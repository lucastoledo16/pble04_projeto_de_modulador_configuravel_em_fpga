==> flow/design.v <==
module Counter
#(parameter WIDTH=8, max_count=200)
(
	input clk, 
	input rst,
	output reg [WIDTH-1:0] count
);
	always @ (posedge clk or posedge rst) begin
		if (rst) begin
			count <= 0;
		end else begin
			if (count >= max_count-1) begin
				count <= 0;
			end else begin
				count <= count + 1'b1;
			end
		end
	end 
endmodule
module Freq_div
(
	input clk,
	input rst,
	output reg clk_div
);
	wire [13:0] clk_count;
	wire Is_Val_Reached;  
	Counter #(.WIDTH(14),.max_count(12500)) u0 (.clk(clk),.rst(rst),.count(clk_count));  
	assign Is_Val_Reached = clk_count[13] & clk_count[12] & ~clk_count[11] & ~clk_count[10] &
								   ~clk_count[9] & ~clk_count[8] & clk_count[7] & clk_count[6] & ~clk_count[5] &
								   clk_count[4] & ~clk_count[3] & ~clk_count[2] & clk_count[1] & clk_count[0];
	always @(posedge clk) begin
		if (rst) begin
			clk_div <= 0;
		end else begin
			if (Is_Val_Reached) begin
				clk_div <= ~clk_div;
			end else begin
				clk_div <= clk_div;
			end
		end
	end
endmodule 
# Tool chain data of Freq_div
# The steps from the RTL of Freq_div to its reports follow in flow order.
# Line numbers count from 1 in the design file above.
# Operators: Yosys type, input widths -> output width; for muxes data width and select width s.
# Library cell names are shortened.
# The mark -- stands for no value.
dict set report design {
  top_module {Freq_div}
  clock {clk}
  library {sky130hd}
  pvt_corner {tt_025C_1v80}
}

# Elaborated design
# Source: Yosys, flattened and elaborated, memories not mapped. Widths are those after wreduce; folded enables and synchronous resets count as part of the registers. Registers that Yosys merges into a memory's read port (data or address) are not register bits. Print and check cells do not count. Equal cells are merged and count once.
dict set report word_totals {
  wordCells 26
  clocked_rd_ports_x_width 0
  latchBits 0
  out_inout_bits 1
  in_bits 2
  mem_count 0
  mem_bits_rw 0
  mem_bits_ro 0
  ff_bits 15
}
dict set report classes {
  n_addsub 1
  reduce_logical 0
  multipliers 0
  div_mod_pow 0
  compare 1
  bitwise 21
  mux 1
  n_eq 0
  n_shift 0
}
# op n
set op_table {}
lappend op_table {{$add 14x1->14 const B} 1}
lappend op_table {{$ge 14x14->1 const B} 1}
lappend op_table {{$mux 14} 1}
lappend op_table {{$and 1x1->1} 13}
lappend op_table {{$not 1->1} 8}

# Longest topological paths
# Yosys ltp: most cells in a row. Word level: on the elaborated netlist, between registers, memories and ports. Mapped: between sequential cells and ports; inverters and the memories' decode and read muxes count.
dict set report logic_depth {
  depth_word 13
  ABC_AREA 0
  ltp_mapped 5
  depth_no_buf 5
}

# Netlist
# Yosys stat after the flow's synthesis: flattened, memories mapped to cells. It holds for the ABC_AREA given above (unset counts as 0); a run with the other value may have another netlist.
dict set report synth_totals {
  buf_cells 2
  cell_count 74
  seqArea_um2 370.4
  synth_area_um2 734.5
  ff_cells 15
}
# type n area_total_um2
set types {}
lappend types {dfrtp_1 14 350.336}
lappend types {nor2_1 16 60.058}
lappend types {xnor2_1 6 52.55}
lappend types {xor2_1 5 43.792}
lappend types {nand4_1 6 37.536}
lappend types {dfxtp_1 1 20.019}
lappend types {nand3_1 3 15.014}
lappend types {nor3_1 3 15.014}
lappend types {a31oi_2 1 12.512}
lappend types {and3_1 2 12.512}
lappend types {ha_1 1 12.512}
lappend types {and4_4 1 11.261}
lappend types {buf_6 1 11.261}
lappend types {nand2_1 3 11.261}
lappend types {a41oi_1 1 8.758}
lappend types {and4_1 1 8.758}
lappend types {buf_4 1 7.507}
lappend types {inv_1 2 7.507}
# Not listed: further types 6, cells in them 6.
# The figures by module come from a second, unflattened synthesis with its own total; it is not the netlist above.
dict set report unflattened {
  hier_cells 77
  hier_area_um2 773.2
}
# Rows give one instance, submodules left out.
# mod area_um2 instances mod_seq_area_um2 cells
set modules {}
lappend modules {Counter 679.4 1 350.3 68}
lappend modules {Freq_div 93.8 1 20.0 9}

# Path before layout
# Path of least setup slack by OpenSTA after synthesis, without wires, with an ideal clock, recovery checks aside; 20% of the period is set as input and as output delay. Where synthesis merged equal registers, the netlist keeps one of their names.
dict set report synth_timing {
  kind {flip-flop to flip-flop}
  from {reg u0.count[0]}
  to {reg u0.count[10]}
  launch_ns 0.000
  period_ns 1.99
  stages 6
  path_buffers 1
  arrival_ns 1.290
  slack_ns 0.629
  setup_time_ns 0.071
  t_required_ns 1.919
  delay_ns 1.361
  period_less_setup_slack_ns 1.361
}
# "delay_ns" is the arrival time less input delay plus setup time.
# "stages": output pins that drive a net of the path, with the launching flip-flop's if there is one; two outputs of one cell count as two.
# "period_less_setup_slack_ns" is the clock period less the worst setup slack; recovery checks do not enter. This is arithmetic on one report: input and output delays are still those of the set period (20% each).
# The rows between start and end are the longest chain of elaborated cells between them; the timing report does not say that the signal goes this way. Where chains are equally long, one stands for them.
# Each line given opens the expression or statement behind the cell; cells for indexed reads and writes are added by Yosys, which also makes memories of some case tables.
# At most two assigning lines are given for a register; there are more.
dict set report synth_via {
  path_cell_list {dfrtp_1 -> ha_1 -> o31ai_1 -> a31oi_2 -> buf_6 -> nor2_1}
  elab_chain_cells 2
  cells_between 3
  cone_lines 2
  cone_classes {1 x add/sub; 1 x compare; 1 x mux}
}
# element line_no
set synth_rtl {}
lappend synth_rtl {{start: declaration} 6} ;# output reg [WIDTH-1:0] count
lappend synth_rtl {{start: assignment} 10} ;# count <= 0;
lappend synth_rtl {{start: assignment} 15} ;# count <= count + 1'b1;
lappend synth_rtl {{$add 14x1->14} 15}
lappend synth_rtl {{$mux 14} 12} ;# if (count >= max_count-1) begin
lappend synth_rtl {{end: assignment} 13} ;# count <= 0;
lappend synth_rtl {{end: assignment} 15}
lappend synth_rtl {{end: declaration} 6}

# Worst path after layout
# From the final timing report of stored run 2: the path of least setup slack in the routed layout; clock arrival at registers is part of the times.
dict set report layout_timing {
  kind {flip-flop to flip-flop}
  from {reg u0.count[1]}
  to {reg u0.count[1]}
  slack_ns -0.14
  t_required_ns 1.42
  path_buffers 1
  arrival_ns 1.57
  setup_time_ns 0.06
  stages 6
  period_ns 1.19
  launch_ns 0.30
}
# The rows between start and end are the longest chain of elaborated cells between them; the timing report does not say that the signal goes this way. Where chains are equally long, one stands for them.
# At most two assigning lines are given for a register; there are more.
dict set report layout_via {
  path_cell_list {dfrtp_2 -> ha_4 -> o31ai_4 -> a31oi_4 -> buf_8 -> nor2b_1}
  elab_chain_cells 2
  cells_between 3
  cone_lines 2
  cone_classes {1 x add/sub; 1 x compare; 1 x mux}
}
# element line_no
set layout_rtl {}
lappend layout_rtl {{start: declaration} 6} ;# output reg [WIDTH-1:0] count
lappend layout_rtl {{start: assignment} 10} ;# count <= 0;
lappend layout_rtl {{start: assignment} 15} ;# count <= count + 1'b1;
lappend layout_rtl {{$add 14x1->14} 15}
lappend layout_rtl {{$mux 14} 12} ;# if (count >= max_count-1) begin
lappend layout_rtl {{end: assignment} 13} ;# count <= 0;
lappend layout_rtl {{end: assignment} 15}
lappend layout_rtl {{end: declaration} 6}

# Freq_div through Yosys and OpenROAD on sky130hd: 2 stored runs, unordered, with their settings and measured results. The constraints put input and output delay at 20% of the set period each and load the outputs with 0.01 pF.
# By "period_reached_ns" is meant the clock period of the run minus its worst setup slack. This is arithmetic on one report: input and output delays are still those of the set period (20% each).
# "worst_path_time_ns" = time allowed to the worst setup path (clock period - input delay - output delay, where it has them) - its slack; a late launch clock adds to it, a late capture clock takes from it.
# "design_power_w": no workload was simulated; the value follows from the tool's default switching activity.
run="stored run 1" settings period_ns=1.03 CORE_UTILIZATION=71 SETUP_SLACK_MARGIN=0.2 PLACE_DENSITY_LB_ADDON=0.25 CELL_PAD_IN_SITES_DETAIL_PLACEMENT=2 TNS_END_PERCENT=15 ABC_AREA=0 CTS_CLUSTER_SIZE=37 CTS_CLUSTER_DIAMETER=371 SLEW_MARGIN=5 MIN_ROUTING_LAYER="met2" MAX_ROUTING_LAYER="met5" CAP_MARGIN=20 CORE_MARGIN=2
run="stored run 1" outcome="no results, placement failed with DPL-0033"
run="stored run 2" settings period_ns=1.19 CORE_UTILIZATION=44 PLACE_DENSITY=0.74 HOLD_SLACK_MARGIN=0.26 CORE_MARGIN=9 GPL_ROUTABILITY_DRIVEN=0 CAP_MARGIN=25 MAX_ROUTING_LAYER="met5" SLEW_MARGIN=20
run="stored run 2" results worst_path_time_ns=1.33 worst_path_kind="flip-flop to flip-flop" worst_setup_slack_ns=-0.143 period_reached_ns=1.333 final_setup_tns_ns=-1.564 die_um2=3463.9 design_power_w=0.000842 finish.stdcell_area_um2=1102.3 synth_chip_area_um2=734.5 fin_util_frac=0.715
